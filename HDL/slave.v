==> flow/design.v <==
module data_path(clk,rst,add1,add2,we1,we2,ad,be,oe,mode,par,par64,par_e1,par_e2,perr,perr_e1,perr_e2);
input clk,rst;
input [2:0] add1,add2;
input we1,we2;
inout [63:0]ad;
input [7:0] be;
input oe,mode;
inout par,par64,perr;
input par_e1,par_e2;
inout perr_e1,perr_e2;
wire [63:0] data;
wire [63:0] data_temp;
reg [31:0] data_par1_d1,data_par2_d1; 
reg par_e1_d1,par_e2_d1;
wire [35:0] temp_in1,temp_in2; 
reg gen_par1,gen_par2,gen_par1_d1,gen_par2_d1,gen_par1_d2,gen_par2_d2; 
reg sen_par1,sen_par2,sen_par1_d1,sen_par2_d1;
reg perr_temp;
reg perr_e1_d1,perr_e2_d1,perr_e1_d2,perr_e2_d2;
reg [31:0] reg_file [0:7];
reg [7:0] be_reg;
wire [63:0] mask;
assign temp_in1={be[3:0],ad[31:0]};
assign temp_in2={be[7:4],ad[63:32]};
always@(posedge clk)
begin
	sen_par1<=par;
	sen_par2<=par64;
end
always@(negedge clk)
begin
	sen_par1_d1<=sen_par1;
	sen_par2_d1<=sen_par2;
end
always@(posedge clk)
begin
	gen_par1<=^temp_in1;
	gen_par2<=^temp_in2;
end
always@(negedge clk)
begin
	gen_par1_d1<=gen_par1;
	gen_par2_d1<=gen_par2;
end
always@(negedge clk)
begin
	gen_par1_d2<=gen_par1_d1;
	gen_par2_d2<=gen_par2_d1;
end
always@(negedge clk)
begin
	perr_e1_d1<=perr_e1;
	perr_e2_d1<=perr_e2;
end
always@(negedge clk)
begin
	perr_e1_d2<=perr_e1_d1;
	perr_e2_d2<=perr_e2_d1;
end
always@(*)
begin
	if(perr_e2_d2)
		perr_temp=((!(gen_par1_d2^sen_par1_d1))&(!((gen_par2_d2^sen_par2_d1))));
	else if(perr_e1_d2)
		perr_temp=(!(gen_par1_d2^sen_par1_d1));
	else 	
		perr_temp=1'bz;
end
assign perr=perr_temp;
always@(negedge clk)
begin
	data_par1_d1<=data_temp[31:0];
    data_par2_d1<=data_temp[63:32];
end
always@(negedge clk)
begin
	par_e1_d1<=par_e1;
	par_e2_d1<=par_e2;
end
assign par=(par_e1_d1)?^(data_par1_d1):1'bz;
assign par64=(par_e2_d1)?^(data_par2_d1):1'bz;
assign mask[7:0]=(be[0])?0:255;
assign mask[15:8]=(be[1])?0:255;
assign mask[23:16]=(be[2])?0:255;
assign mask[31:24]=(be[3])?0:255;
assign mask[39:32]=(be[4])?0:255;
assign mask[47:40]=(be[5])?0:255;
assign mask[55:48]=(be[6])?0:255;
assign mask[63:56]=(be[7])?0:255;
assign data=(oe)?64'bz:ad;
assign ad=(oe)?data_temp:64'bz;
always@(posedge clk,negedge rst)
begin
	if(!rst)
	begin
		reg_file[0]<=0;
		reg_file[1]<=0;
		reg_file[2]<=0;
		reg_file[3]<=0;
		reg_file[4]<=0;
		reg_file[5]<=0;
		reg_file[6]<=0;
		reg_file[7]<=0;
	end	
	else if(we1&we2)
	begin
		reg_file[add1]<= data[31:0]& mask[31:0];
		reg_file[add2]<= data[63:32]& mask[63:32];
	end
	else if(we1)
		reg_file[add1]<= data[31:0]& mask[31:0];
end
assign data_temp[31:0]=reg_file[add1];
assign data_temp[63:32]=(mode)?32'bz:reg_file[add2];
endmodule
module fsm(clk,rst,ad,c_be,frame,req64,irdy,trdy,devsel,ack64,add1,add2,we1,we2,oe,mode,stop,par_e1,par_e2,perr_e1,perr_e2);
input clk,rst,frame,req64,irdy;
input [63:0] ad;
input [7:0] c_be;
output devsel,ack64,trdy;
output reg we1,we2;
output oe;
output [2:0] add1,add2;
output mode,stop;
output reg par_e1,par_e2,perr_e1,perr_e2;
localparam s0=0;
localparam s1=1;
localparam s2=2;
localparam s3=3;
localparam s4=4;
localparam s5=5;
localparam s6=6;
localparam s7=7;
localparam s8=8;
localparam range=29'h10000000;
reg mode64,stop_reg;
reg trdy_assign;
reg [3:0] state,next_state;
reg [3:0] command;
reg [31:0] address;
reg devsel_temp,ack64_temp;
reg [2:0]add1_reg,add2_reg;
reg oe_reg,irdy_reg;
reg se;
reg [1:0]counter;
assign mode=mode64;
assign oe=oe_reg;
assign devsel=(se)?devsel_temp:1'bz;
assign ack64=(se)?ack64_temp:1'bz;
assign trdy=trdy_assign;
assign add1=add1_reg;
assign add2=add2_reg;
always@(negedge clk)
begin
	perr_e1<=(state==s7|state==s8)?1:0;
	perr_e2<=((state==s7|state==s8)&!mode64)?1:0;
end
always@(negedge clk)
begin
	par_e1<=(state==s2|state==s3|state==s5|state==s6)?1:0;
	par_e2<=((state==s2|state==s3|state==s5|state==s6)&!mode64)?1:0;
end
always@(posedge clk)
irdy_reg<=irdy;
always@(negedge clk)
begin
	if (state==s2|state==s7)
	begin
		add1_reg<=address[2:0];
		add2_reg<=address[2:0]+1;
		counter<=0;
	end
	else if (((state==s3)|(state==s5)|(state==s8))&(!irdy_reg)&(!trdy_assign)&(!mode64))
	begin
		add1_reg<=add1_reg+2;
		add2_reg<=add2_reg+2;
		counter<=counter+2;
	end
	else if (((state==s3)|(state==s5)|(state==s8))&(!irdy_reg)&(!trdy_assign)&(mode64))
	begin
		add1_reg<=add1_reg+1;
		add2_reg<=add2_reg+1;
		counter<=counter+1;
	end
end
always@(negedge clk)
begin
if(state==s2|state==s3|state==s5|state==s6)
	oe_reg<=1;
else 
	oe_reg<=0;
end
always@(negedge clk)
begin
if(state==s2|state==s3|state==s4|state==s5|state==s6|state==s7|state==s8)
	se<=1;
else 
	se<=0;
end
always@(negedge clk)
begin
	if (state==s2|state==s3|state==s5|state==s6|state==s7|state==s8)
		devsel_temp<=0;
	else 
		devsel_temp<=1;
end
always@(negedge clk)
begin
	if ((state==s2|state==s3|state==s5|state==s6|state==s7|state==s8)&!mode64)
		ack64_temp<=0;
	else 
		ack64_temp<=1;
end
always@(posedge clk)
begin
if (!frame&&state==s0)
begin
	address<=ad[31:0];
	command<=c_be[3:0];
end
end
always@(*)
begin 
	if((state==s7|state==s8)&(!irdy_reg)&(!trdy_assign))
		we1=1;
	else
		we1=0;
end
always@(*)
begin 
	if((state==s7|state==s8)&(!irdy_reg)&(!trdy_assign)&!mode)
		we2=1;
	else
		we2=0;
end
always@(posedge clk)
begin
	if(state==s0)
		mode64<=req64;
	else if(state==s4)
		mode64<=1;
end
always@(posedge clk,negedge rst)
begin
if (!rst)
	state<=s0;
else 
	state<=next_state;
end
always@(negedge clk)
begin 
	if(state==s6)
		stop_reg<=0;
	else
		stop_reg<=1;
end
assign stop=stop_reg;
always@(*)
begin
case (state)
s0:
	begin
	if (frame==0)
		next_state=s1;
	else
		next_state=s0;
	end
s1:
	begin
	if ((address[31:3]==range)&&((command==4'b0110)||(command==4'b1100)||(command==4'b1110)))
		next_state=s2;
	else if ((address[31:3]==range)&&(command==4'b0111))
		next_state=s7;
	else
		next_state=s0;
	end
s2:
	begin
	if ((!trdy_assign)&&(!irdy_reg)&&(command==4'b0110)&&frame)
		next_state=s4;
	else if ((!trdy_assign)&&(!irdy_reg)&&(command==4'b0110)&&!frame)
		next_state=s6;
	else if ((!trdy_assign)&&(!irdy_reg)&&(command==4'b1100))
		next_state=s3;
	else if ((!trdy_assign)&&(!irdy_reg)&&(command==4'b1110))
		next_state=s5;
	else
		next_state=s2;
	end
s3:
	begin
	if (frame)
		next_state=s4;
	else
		next_state=s3;
	end
s4:
	begin
	next_state=s0;
	end
s5:
	begin
	if (frame)
		next_state=s4;
	else if((mode64)&&(counter==3)&&frame)
		next_state=s4;
	else if((mode64)&&(counter==3)&&!frame)
		next_state=s6;
	else if((!mode64)&&(counter==2)&&frame)
		next_state=s4;
	else if((!mode64)&&(counter==2)&&!frame)
		next_state=s6;
	else
		next_state=s5;
	end
s6: 
	begin
	if (frame)
		next_state=s4;
 	else 
		next_state=s6;
	end
s7:
	begin
	if(frame&(!irdy_reg)&(!trdy_assign))
		next_state=s4;
	else
		next_state=s8;
	end
s8:
	begin
	if(frame&(!irdy_reg)&(!trdy_assign))
		next_state=s4;
	else
		next_state=s8;
	end
default:
	begin
	next_state=s0;
	end
endcase
end
endmodule
module slave(clk,rst,ad,c_be,frame,req64,irdy,trdy,devsel,ack64,stop,par,par64,perr);
input clk,rst;
inout frame,req64,irdy;
inout [63:0]ad;
inout [7:0] c_be;
inout trdy,devsel,ack64,stop;
inout par,par64;
inout perr;
wire [2:0]add1,add2;
wire we1,we,oe,mode,par_e1,par_e2;
wire perr_e1,perr_e2;
data_path slave_data_path(clk,rst,add1,add2,we1,we2,ad,c_be,oe,mode,par,par64,par_e1,par_e2,perr,perr_e1,perr_e2);
fsm slave_fsm(clk,rst,ad,c_be,frame,req64,irdy,trdy,devsel,ack64,add1,add2,we1,we2,oe,mode,stop,par_e1,par_e2,perr_e1,perr_e2);
endmodule 
# Tool chain data of slave
# Tool output for the design above, in the order of the flow.
# Lines are those of the file above, counted from 1.
# Operators carry their Yosys type and port widths (W data, S select, Z words).
# Cell names lack the library's common part.
# The mark -- stands for no value.
# inputs
design	slave
clock	clk
library	sky130hd
lib_corner	tt_025C_1v80

# Word level
# Source: Yosys, flattened and elaborated. Widths are those after wreduce. Registers that Yosys merges into a memory's read port (data or address) are not register bits. Print and check cells do not count.
# word_totals
ff_bits	395
latch_bits	0
ram_bits	0
mem_bits_ro	0
clocked_rd_ports_x_width	0
memories	0
in_bits	2
out_inout_bits	82
wordCells	234
# op_classes
n_addsub	7
multipliers	0
div	0
compare	0
n_eq	29
n_shift	0
muxes	88
logic	32
n_reduce_logical	35
# op_table
op	count
$mux W32	33
$pmux W32 S8	2
$mux W64	2
$reduce_xor A36 Y1	2
$and A32 B32 Y32	2
$reduce_xor A32 Y1	2
$mux W8	8
$mux W4	9
$eq A29 B29 Y1 const B	1
$pmux W4 S7	1
$mux W3	9
$eq A3 B3 Y1 const B	8
$eq A4 B3 Y1 const B	6
$mux W1	20
$logic_and A1 B1 Y1	15
$and A1 B1 Y1	14
$or A1 B1 Y1	14
$eq A3 B2 Y1 const B	4
$eq A4 B4 Y1 const B	3
$add A3 B1 Y3 const B	3
$eq A4 B2 Y1 const B	2
$mux W2	4
$logic_not A1 Y1	6
$reduce_bool A2 Y1	3
$eq A3 B1 Y1 const B	2
$add A3 B2 Y3 const B	2
$logic_not A3 Y1	2
$eq A2 B2 Y1 const B	2
# Other operator kinds: 8; their cells: 10.

# Depth
# Depth = most cells in a row (Yosys ltp): at word level without a register or memory, in the mapped netlist without a sequential cell, where the memories' decode and read muxes count.
# logic_depth
depth_word	9
ABC_AREA	0
ltp_mapped	17
ltp_nobuf	10

# Netlist
# Source: synth_stat.txt of the flow (Yosys; design flattened, memories mapped). It holds for the ABC_AREA given above (unset counts as 0); a run with the other value may have another netlist.
# Totals and module areas in this step are rounded.
# types
cell_type	count
dfrtp_1	264
dfxtp_1	83
o22ai_1	257
a21oi_1	271
edfxtp_1	43
nor2_1	294
xnor2_1	114
clkbuf_1	199
mux2_2	55
mux2_1	54
nand2_1	110
nor2b_1	64
a221oi_1	42
a22o_1	41
a222oi_1	32
a31oi_2	24
a41oi_1	28
nor3_1	44
# Other cell types: 33; their cells: 166.
# synth_totals
cells	2185
synth_area_mm2	0.02039
sequential_area_mm2	0.009585
ff_cells	391
n_buf	237
# The figures by module come from a second, unflattened synthesis with its own total; it is not the netlist above.
# unflattened
cells_unflattened	1990
area_unflattened_mm2	0.02042
# Each row is one instance without its submodules.
# by_module
module	instances	n_cells	mod_area_mm2	seq_area_mm2
data_path	1	1871	0.01839	0.007928
fsm	1	119	0.002031	0.001658
slave	1	0	0	0

# Module slave, platform sky130hd: 2 stored runs of the flow (Yosys, OpenROAD) with differing settings, in no particular order. Input and output delays are each 20% of the period that was set; the output load is 0.01 pF.
# Settings: - = not set for that run.
run	period_ns	CORE_UTILIZATION	PLACE_DENSITY_LB_ADDON	CELL_PAD_IN_SITES_DETAIL_PLACEMENT	TNS_END_PERCENT	ABC_AREA	CTS_CLUSTER_SIZE	CAP_MARGIN	CORE_MARGIN	SLEW_MARGIN	SETUP_SLACK_MARGIN	CTS_CLUSTER_DIAMETER	MIN_ROUTING_LAYER	MAX_ROUTING_LAYER
entry A	19.6	72	0.28	1	75	0	70	40	2	20	-	-	-	-
entry B	7.39	31	0.13	-	-	1	30	0	2	5	-0.48	199	met1	met5
# Entry A: incomplete, placement halted on DPL-0033
# Entry B: incomplete, routing halted on RSZ-0074
